==> flow/design.v <==
module ram_dist_dp #(parameter DATAWIDTH = 4, ADDRWIDTH = 4)
  (
  input clk,
  input [DATAWIDTH-1:0] wr_data,
  input [ADDRWIDTH-1:0] wr_addr,
  input we,
  output wire [DATAWIDTH-1:0] rd_data,
  input [ADDRWIDTH-1:0] rd_addr
  );
reg [DATAWIDTH-1:0] ram[((1 << ADDRWIDTH) - 1) : 0]  ;
reg [ADDRWIDTH-1:0] ram_rd_addr;
always @(posedge clk)
  begin
    if (we)
      ram[wr_addr] <= wr_data;
    ram_rd_addr <= rd_addr;
  end
assign rd_data = ram[ram_rd_addr];
endmodule
* Step by step through the tools: ram_dist_dp
Tool output for the design above, in the order of the flow.
Line numbers count from 1 in the design file above.
Cell names lack the library's common part.
The mark -- stands for no value.
- Top module :: ram_dist_dp
- Clock :: clk
- Cell library :: sky130hd
- Corner :: tt_025C_1v80

* After elaboration
Counts by Yosys on the flattened word-level netlist (proc, flatten, opt, wreduce; memories kept). Register bits leave out memories and registers merged into their read ports (data or address); mux counts leave out enables and synchronous resets folded into registers. Print and check cells are left out. Cells with the same type and inputs are merged into one.
Memory sizes are those after Yosys's memory passes, which may raise the word count (mostly to a power of two), join words into wider ones and drop unused or constant bits.
- Register bits :: 0
- Memory bits (writable) :: 64
- Word width x clocked read ports :: 4
- Memories :: 1
- Bits of input ports :: 14
- Output and inout bits :: 4
- Cells after elaboration :: 4
- Multiplexer cells :: 3
** Memory list
- ram :: words 16, bits a word 4, rd ports 1, write ports 1, RTL line 10 : reg [DATAWIDTH-1:0] ram[((1 << ADDRWIDTH) - 1) : 0]  ;
** Operator list (number)
- 2-to-1 mux 4 bit :: 2
- 2-to-1 mux 1 bit :: 1

* Longest topological paths
Yosys ltp: most cells in a row. Word level: on the elaborated netlist, between registers, memories and ports. Mapped: between sequential cells and ports; inverters and the memories' decode and read muxes count.
- Depth in word-level cells :: 1
- ABC_AREA :: 0
- Mapped depth :: 5
- Gate-level depth less buffers :: 3

* After synthesis
Source: synth_stat.txt of the flow (Yosys; design flattened, memories mapped). It holds for the ABC_AREA given above (unset counts as 0); a run with the other value may have another netlist.
** Cell types (number)
- edfxtp_1 :: 64
- mux4_1 :: 14
- dfxtp_1 :: 4
- nor2_1 :: 13
- mux4_2 :: 2
- nand3_1 :: 9
- a22oi_1 :: 4
- buf_12 :: 1
- nor3_1 :: 4
- nand2_1 :: 5
- nand3b_1 :: 2
- nand2b_1 :: 2
- nor2b_1 :: 2
- buf_6 :: 1
- or3b_2 :: 1
- buf_2 :: 1
- clkbuf_1 :: 1
- Cell count :: 130
- Mapped area :: 2666.3 µm²
- Sequential area :: 2001.9 µm²
- Flip-flops :: 68
- Buffers :: 4

* Timing after synthesis
Source: OpenSTA report_checks on the synthesized netlist (no wires, ideal clock, input and output delay 20% of the period each), path of least setup slack; recovery checks are left aside. Register names are those of the netlist, which keeps one name where synthesis merged equal registers.
- Path kind :: register -> output
- From :: register (no name shown)
- To :: output port rd_data[1]
- Clock period :: 1.98 ns
- External output delay :: 0.396 ns
- Launch time at the first pin :: 0.000 ns
- Data arrival time :: 1.321 ns
- Data required time :: 1.584 ns
- Setup slack :: 0.263 ns
- Delay of the path :: 1.321 ns
- Stages :: 6
- Period reached after synthesis :: 1.717 ns
"delay of the path" is the arrival time less input delay plus setup time.
A path that ends at an output port has no setup time.
"stages" counts driving pins, that of a launching flip-flop among them; a cell with two outputs on the path counts twice.
"period reached after synthesis" is the clock period less the worst setup slack; recovery checks do not enter. This is arithmetic on one report: input and output delays are still those of the set period (20% each).
- Cells stage by stage :: dfxtp_1 > buf_6 > buf_12 > mux4_2 > a22oi_1 > nand3_1
** Ends and longest elaborated chain, after synthesis
- to (decl) :: RTL line 7 : output wire [DATAWIDTH-1:0] rd_data,
Chain of elaborated cells between the ends: none given.

* Worst path after layout
From the final timing report of job 1: the path of least setup slack in the routed layout; clock arrival at registers is part of the times.
- Path kind :: register -> output
- From :: register (no name shown)
- To :: output port rd_data[3]
- Clock period :: 3.31 ns
- External output delay :: 0.66 ns
- Launch time at the first pin :: 0.34 ns
- Data arrival time :: 2.38 ns
- Data required time :: 2.65 ns
- Setup slack :: 0.27 ns
- Stages :: 5
- Cells stage by stage :: dfxtp_2 > mux4_1 > a22oi_1 > nand3_1 > clkdlybuf4s50_1
** Ends and longest elaborated chain, post-layout
- to (decl) :: RTL line 7 : output wire [DATAWIDTH-1:0] rd_data,
Chain of elaborated cells between the ends: none given.

Memo
Re: implementation data of ram_dist_dp

Measured data: module ram_dist_dp, platform sky130hd, 2 stored runs of the flow under differing settings, order arbitrary. Input and output delays are each 20% of the period that was set; the output load is 0.01 pF.
"achieved period" means the clock period less the worst setup slack. The figure is calculated, with input and output delays left at 20% of the set period.
"worst setup path time" = time allowed to the worst setup path (clock period - input delay - output delay, where it has them) - its slack; a late launch clock adds to it, a late capture clock takes from it.
"overall power" is the tool's figure for a default switching activity; nothing was simulated.

** Job 1
- Settings :: period_ns=3.31; CORE_UTILIZATION=36; PLACE_DENSITY_LB_ADDON=0.25; CORE_ASPECT_RATIO=1.29; CELL_PAD_IN_SITES_DETAIL_PLACEMENT=1; TNS_END_PERCENT=5; GPL_TIMING_DRIVEN=1; CAP_MARGIN=30; MIN_ROUTING_LAYER=met1; CORE_MARGIN=2; SLEW_MARGIN=20
- Post-route setup TNS :: 0.000 ns
- Worst hold slack in the final report :: 0.753 ns
- Achieved period :: 3.041 ns
- Standard-cell area after layout :: 3144.3 µm²
- Overall power :: 1797 µW
- Netlist area reported by Yosys :: 2666.3 µm²
- Post-layout utilization :: 43.8%
- Full die area :: 8116.2 µm²
- Worst setup path time :: 2.38 ns
- Class of the worst setup path :: register -> output
- Worst slack on setup checks :: 0.269 ns

** Job 2
- Settings :: period_ns=1.77; CORE_UTILIZATION=49; PLACE_DENSITY_LB_ADDON=0.0; CORE_ASPECT_RATIO=1.91; CORE_MARGIN=8; SLEW_MARGIN=20; MIN_ROUTING_LAYER=met1; CAP_MARGIN=20
- Achieved period :: 2.162 ns
- Overall power :: 3151 µW
- Worst setup path time :: 1.81 ns
- Class of the worst setup path :: register -> output
- Post-route setup TNS :: -1.541 ns
- Standard-cell area after layout :: 3286.9 µm²
- Netlist area reported by Yosys :: 2666.3 µm²
- Worst slack on setup checks :: -0.392 ns
- Full die area :: 8182.4 µm²
- Post-layout utilization :: 61.7%
- Worst hold slack in the final report :: 0.459 ns
